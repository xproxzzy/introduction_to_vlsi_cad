==> flow/design.v <==
`timescale 1ns/10ps
module Manhattan(clk,
                 rst,
                 clear,
                 c_en,
                 if_en,
                 c_in0,
                 c_in1,
                 c_in2,
                 c_in3,
                 c_in4,
                 c_in5,
                 c_in6,
                 c_in7,
                 if_in,
                 d_0,
                 d_1,
                 d_2,
                 d_3,
                 d_4,
                 d_5,
                 d_6,
                 d_7);
  input  clk;
  input  rst;
  input  clear;
  input  c_en;
  input  if_en;
  input  [24-1:0] c_in0, c_in1, c_in2, c_in3, c_in4, c_in5, c_in6, c_in7;
  input  [24-1:0] if_in;
  output [10-1:0]   d_0, d_1, d_2, d_3, d_4, d_5, d_6, d_7;
reg [10-1:0]   d_0, d_1, d_2, d_3, d_4, d_5, d_6, d_7;
reg [24-1:0]   c_in0_store, c_in1_store, c_in2_store, c_in3_store, c_in4_store, c_in5_store, c_in6_store, c_in7_store;
reg [24-1:0]   if_in_store;
always @ (posedge clk)
begin
    if(clear == 1'b1)
	begin
		c_in0_store <= 24'b0;
		c_in1_store <= 24'b0;
		c_in2_store <= 24'b0;
		c_in3_store <= 24'b0;
		c_in4_store <= 24'b0;
		c_in5_store <= 24'b0;
		c_in6_store <= 24'b0;
		c_in7_store <= 24'b0;
		if_in_store <= 24'b0;
    end
    else
    begin
        if(c_en == 1'b1)
	    begin
			c_in0_store <= c_in0;
			c_in1_store <= c_in1;
			c_in2_store <= c_in2;
			c_in3_store <= c_in3;
			c_in4_store <= c_in4;
			c_in5_store <= c_in5;
			c_in6_store <= c_in6;
			c_in7_store <= c_in7;
        end
		else
		begin
			c_in0_store <= c_in0_store;
			c_in1_store <= c_in1_store;
			c_in2_store <= c_in2_store;
			c_in3_store <= c_in3_store;
			c_in4_store <= c_in4_store;
			c_in5_store <= c_in5_store;
			c_in6_store <= c_in6_store;
			c_in7_store <= c_in7_store;
		end
		if(if_en == 1'b1)
	    begin
			if_in_store <= if_in;
        end
		else
		begin
			if_in_store <= if_in_store;
		end
    end
end
always @ (*)
begin
	if(rst == 1'b1)
	begin
		d_0 = 10'b0;
		d_1 = 10'b0;
		d_2 = 10'b0;
		d_3 = 10'b0;
		d_4 = 10'b0;
		d_5 = 10'b0;
		d_6 = 10'b0;
		d_7 = 10'b0;
	end
	else
	begin
		d_0 = ((if_in_store[7:0]>c_in0_store[7:0])?if_in_store[7:0]-c_in0_store[7:0]:c_in0_store[7:0]-if_in_store[7:0]) +
			  ((if_in_store[15:8]>c_in0_store[15:8])?if_in_store[15:8]-c_in0_store[15:8]:c_in0_store[15:8]-if_in_store[15:8]) +
			  ((if_in_store[23:16]>c_in0_store[23:16])?if_in_store[23:16]-c_in0_store[23:16]:c_in0_store[23:16]-if_in_store[23:16]);
		d_1 = ((if_in_store[7:0]>c_in1_store[7:0])?if_in_store[7:0]-c_in1_store[7:0]:c_in1_store[7:0]-if_in_store[7:0]) +
			  ((if_in_store[15:8]>c_in1_store[15:8])?if_in_store[15:8]-c_in1_store[15:8]:c_in1_store[15:8]-if_in_store[15:8]) +
			  ((if_in_store[23:16]>c_in1_store[23:16])?if_in_store[23:16]-c_in1_store[23:16]:c_in1_store[23:16]-if_in_store[23:16]);
		d_2 = ((if_in_store[7:0]>c_in2_store[7:0])?if_in_store[7:0]-c_in2_store[7:0]:c_in2_store[7:0]-if_in_store[7:0]) +
			  ((if_in_store[15:8]>c_in2_store[15:8])?if_in_store[15:8]-c_in2_store[15:8]:c_in2_store[15:8]-if_in_store[15:8]) +
			  ((if_in_store[23:16]>c_in2_store[23:16])?if_in_store[23:16]-c_in2_store[23:16]:c_in2_store[23:16]-if_in_store[23:16]);
		d_3 = ((if_in_store[7:0]>c_in3_store[7:0])?if_in_store[7:0]-c_in3_store[7:0]:c_in3_store[7:0]-if_in_store[7:0]) +
			  ((if_in_store[15:8]>c_in3_store[15:8])?if_in_store[15:8]-c_in3_store[15:8]:c_in3_store[15:8]-if_in_store[15:8]) +
			  ((if_in_store[23:16]>c_in3_store[23:16])?if_in_store[23:16]-c_in3_store[23:16]:c_in3_store[23:16]-if_in_store[23:16]);
		d_4 = ((if_in_store[7:0]>c_in4_store[7:0])?if_in_store[7:0]-c_in4_store[7:0]:c_in4_store[7:0]-if_in_store[7:0]) +
			  ((if_in_store[15:8]>c_in4_store[15:8])?if_in_store[15:8]-c_in4_store[15:8]:c_in4_store[15:8]-if_in_store[15:8]) +
			  ((if_in_store[23:16]>c_in4_store[23:16])?if_in_store[23:16]-c_in4_store[23:16]:c_in4_store[23:16]-if_in_store[23:16]);
		d_5 = ((if_in_store[7:0]>c_in5_store[7:0])?if_in_store[7:0]-c_in5_store[7:0]:c_in5_store[7:0]-if_in_store[7:0]) +
			  ((if_in_store[15:8]>c_in5_store[15:8])?if_in_store[15:8]-c_in5_store[15:8]:c_in5_store[15:8]-if_in_store[15:8]) +
			  ((if_in_store[23:16]>c_in5_store[23:16])?if_in_store[23:16]-c_in5_store[23:16]:c_in5_store[23:16]-if_in_store[23:16]);
		d_6 = ((if_in_store[7:0]>c_in6_store[7:0])?if_in_store[7:0]-c_in6_store[7:0]:c_in6_store[7:0]-if_in_store[7:0]) +
			  ((if_in_store[15:8]>c_in6_store[15:8])?if_in_store[15:8]-c_in6_store[15:8]:c_in6_store[15:8]-if_in_store[15:8]) +
			  ((if_in_store[23:16]>c_in6_store[23:16])?if_in_store[23:16]-c_in6_store[23:16]:c_in6_store[23:16]-if_in_store[23:16]);
		d_7 = ((if_in_store[7:0]>c_in7_store[7:0])?if_in_store[7:0]-c_in7_store[7:0]:c_in7_store[7:0]-if_in_store[7:0]) +
			  ((if_in_store[15:8]>c_in7_store[15:8])?if_in_store[15:8]-c_in7_store[15:8]:c_in7_store[15:8]-if_in_store[15:8]) +
			  ((if_in_store[23:16]>c_in7_store[23:16])?if_in_store[23:16]-c_in7_store[23:16]:c_in7_store[23:16]-if_in_store[23:16]);
	end
end
endmodule
From RTL to reports: Manhattan
What the tools print for Manhattan, step after step.
Line numbers count from 1 in the design file above.
Library cell names are shortened.
A cell with n/a has no value.
Set-up
  design top: Manhattan
  clock input: clk
  standard-cell library: sky130hd
  library corner: tt_025C_1v80

Elaborated design
Counts by Yosys on the flattened word-level netlist (proc, flatten, opt, wreduce; memories kept). Register bits leave out memories and registers merged into their read ports (data or address); mux counts leave out enables and synchronous resets folded into registers. Print and check cells are left out. Cells with the same type and inputs are merged into one.
Operators by class
  order comparisons: 24
  multiplexer cells: 32
  add/sub/neg operators: 64
Operators by type and width (count)
  8-bit by 8-bit subtractor with 9-bit output: 48
  10-bit two-way mux: 32
  8-bit > comparator: 24
  10-bit adder: 16
Word-level totals
  register bits after elaboration: 216
  output and inout bits: 80

Depth
Longest topological path by Yosys (ltp), each cell counted once; first at word level (registers and memories cut), then after technology mapping (sequential cells cut; the memories' decode and read muxes count).
Depth
  depth in word-level cells: 5
  ABC_AREA: 0
  gate-level depth with buffers: 21
  gate-level depth less buffers: 20

Synthesis result
Source: synth_stat.txt of the flow (Yosys; design flattened, memories mapped). It holds for the ABC_AREA given above (unset counts as 0); a run with the other value may have another netlist.
Mapped netlist
  buffers: 95
  mapped area: 28098.2 um^2
  mapped cells: 3411
  flip-flop cells: 216
Cell types
  ha_1: count 448, area in all 5.61E+03 um^2
  dfxtp_1: count 216, area in all 4.32E+03 um^2
  mux2i_1: count 377, area in all 3.77E+03 um^2
  fa_1: count 128, area in all 2.56E+03 um^2
  nor2_1: count 452, area in all 1.7E+03 um^2
  inv_1: count 444, area in all 1.67E+03 um^2
  a21oi_1: count 234, area in all 1.17E+03 um^2
  xnor2_1: count 112, area in all 980.941 um^2
  o21ai_0: count 155, area in all 775.744 um^2
  nor2b_1: count 116, area in all 725.696 um^2
  xor2_1: count 81, area in all 709.43 um^2
  a21o_1: count 93, area in all 698.17 um^2
  nor3_1: count 100, area in all 500.48 um^2
  nand2_1: count 65, area in all 243.984 um^2
  clkbuf_1: count 63, area in all 236.477 um^2
  nand2b_1: count 30, area in all 187.68 um^2
  nand4_1: count 28, area in all 175.168 um^2
  nor4_1: count 24, area in all 150.144 um^2
Not listed: further types 52, cells in them 245.

Worst setup path after synthesis
OpenSTA on the mapped netlist: ideal clock, no wires. The path of least setup slack (recovery checks aside). Input and output delay are each 20% of the period. Register names are those of the netlist, which keeps one name where synthesis merged equal registers.
Path post-synthesis
  path kind: register -> output
  start: register if_in_store[1]
  end: output d_7[8]
  stages: 19
  buffers on the path: 1
  path delay: 4.514 ns
  data required time: 4.688 ns
  setup slack: 0.174 ns
  time at the first pin: 0.000 ns
  arrival time: 4.514 ns
  clock period: 5.86 ns
  synthesis period reached: 5.686 ns
"path delay" = arrival - input delay + setup time.
At an output port there is no setup time.
"stages" counts driving pins, that of a launching flip-flop among them; a cell with two outputs on the path counts twice.
"synthesis period reached" = period - worst setup slack (recovery checks aside). The figure is calculated, with input and output delays left at 20% of the set period.
The rows between start and end are the longest chain of elaborated cells between them; the timing report does not say that the signal goes this way. Where chains are equally long, one stands for them.
A line is the first line of the expression or statement that the cell stems from. Yosys adds cells for indexed reads and writes and turns some case tables into memories.
A register here has more assigning lines than the two given.
Between the ends, post-synthesis
  cells stage by stage: dfxtp_1 > ha_1 > and2b_1 > o21ai_0 > a21oi_1 > o41ai_2 > buf_6 > mux2i_1 > xnor2_1 > fa_1 > inv_1 > ha_1 > a21o_1 > a21oi_1 > nand2b_1 > a21oi_1 > o41a_1 > xnor2_1 > nor2_1
  cells in the longest elaborated chain: 5
  elaborated cells between the ends (all ways): 7
  RTL lines with such cells: 2
  classes of those cells: 4 x add/sub; 1 x compare; 2 x mux
RTL lines, path post-synthesis
  from (decl): RTL line 34  | reg [24-1:0]   if_in_store;
  from (assign): RTL line 75  | if_in_store <= if_in;
  from (assign): RTL line 79  | if_in_store <= if_in_store;
  8-bit > comparator: RTL line 119  | d_7 = ((if_in_store[7:0]>c_in7_store[7:0])?if_in_store[7:0]-c_in7_store[7:0]:c_in7_store[7:0]-if_in_store[7:0] ...
  10-bit two-way mux: RTL line 119
  10-bit adder (2 in a row): RTL line 119
  10-bit two-way mux: RTL line 85  | if(rst == 1'b1)
  to (decl): RTL line 31  | output [10-1:0]   d_0, d_1, d_2, d_3, d_4, d_5, d_6, d_7;

Timing after layout
From the final timing report of job 1: the path of least setup slack in the routed layout; clock arrival at registers is part of the times.
Path post-layout
  path kind: register -> output
  start: register if_in_store[10]
  end: output d_0[9]
  buffers on the path: 2
  data required time: 5.68 ns
  clock period: 7.1 ns
  time at the first pin: 0.60 ns
  stages: 21
  arrival time: 5.47 ns
  setup slack: 0.21 ns
The rows between start and end are the longest chain of elaborated cells between them; the timing report does not say that the signal goes this way. Where chains are equally long, one stands for them.
A register here has more assigning lines than the two given.
Between the ends, post-layout
  cells stage by stage: dfxtp_2 > buf_4 > ha_1 > o21ai_0 > a21oi_2 > nor4_2 > o21ai_2 > o211ai_4 > mux2i_1 > fa_1 > inv_1 > ha_1 > fa_1 > a21o_1 > a21oi_1 > nor2b_1 > o21a_1 > o41ai_2 > xnor2_1 > nor2_1 > clkdlybuf4s50_1
  cells in the longest elaborated chain: 5
  elaborated cells between the ends (all ways): 7
  RTL lines with such cells: 3
  classes of those cells: 4 x add/sub; 1 x compare; 2 x mux
RTL lines, path post-layout
  from (decl): RTL line 34  | reg [24-1:0]   if_in_store;
  from (assign): RTL line 75  | if_in_store <= if_in;
  from (assign): RTL line 79  | if_in_store <= if_in_store;
  8-bit > comparator: RTL line 99  | ((if_in_store[15:8]>c_in0_store[15:8])?if_in_store[15:8]-c_in0_store[15:8]:c_in0_store[15:8]-if_in_store[15:8] ...
  10-bit two-way mux: RTL line 99
  10-bit adder (2 in a row): RTL line 98  | d_0 = ((if_in_store[7:0]>c_in0_store[7:0])?if_in_store[7:0]-c_in0_store[7:0]:c_in0_store[7:0]-if_in_store[7:0] ...
  10-bit two-way mux: RTL line 85  | if(rst == 1'b1)
  to (decl): RTL line 31  | output [10-1:0]   d_0, d_1, d_2, d_3, d_4, d_5, d_6, d_7;

Wiki page: Manhattan / flow data

Stored flow runs of Manhattan (2 of them; Yosys, OpenROAD, sky130hd). They differ in their settings and are not a sequence. Constraints: input delay and output delay 20% of the set period each, output load 0.01 pF.
"total power of the final layout": no workload was simulated; the value follows from the tool's default switching activity.

==> job 1: settings <==
{ "period_ns": 7.1, "CAP_MARGIN": 20, "CORE_MARGIN": 2, "CORE_UTILIZATION": 40, "SLEW_MARGIN": 20 }
==> job 1: results <==
total power of the final layout: 11.836 mW
Yosys chip area after synthesis: 28098.2 um^2
overall die area: 72382.5 um^2
worst setup slack after layout: 0.207 ns
standard-cell area of the final layout: 34176.5 um^2
post-route setup TNS: 0.000 ns
post-layout utilization: 49.0%

==> job 2: settings <==
{ "period_ns": 4.41, "CORE_UTILIZATION": 31, "PLACE_DENSITY": 0.83, "HOLD_SLACK_MARGIN": -0.04, "CORE_ASPECT_RATIO": 1.61, "ABC_AREA": 0, "GPL_ROUTABILITY_DRIVEN": 1, "MAX_ROUTING_LAYER": "met4", "CAP_MARGIN": 20, "CORE_MARGIN": 2, "SLEW_MARGIN": 20 }
==> job 2: results <==
post-layout utilization: 50.1%
standard-cell area of the final layout: 45194.6 um^2
total power of the final layout: 25.470 mW
post-route setup TNS: -70.868 ns
Yosys chip area after synthesis: 28098.2 um^2
overall die area: 93131.4 um^2
worst setup slack after layout: -1.580 ns
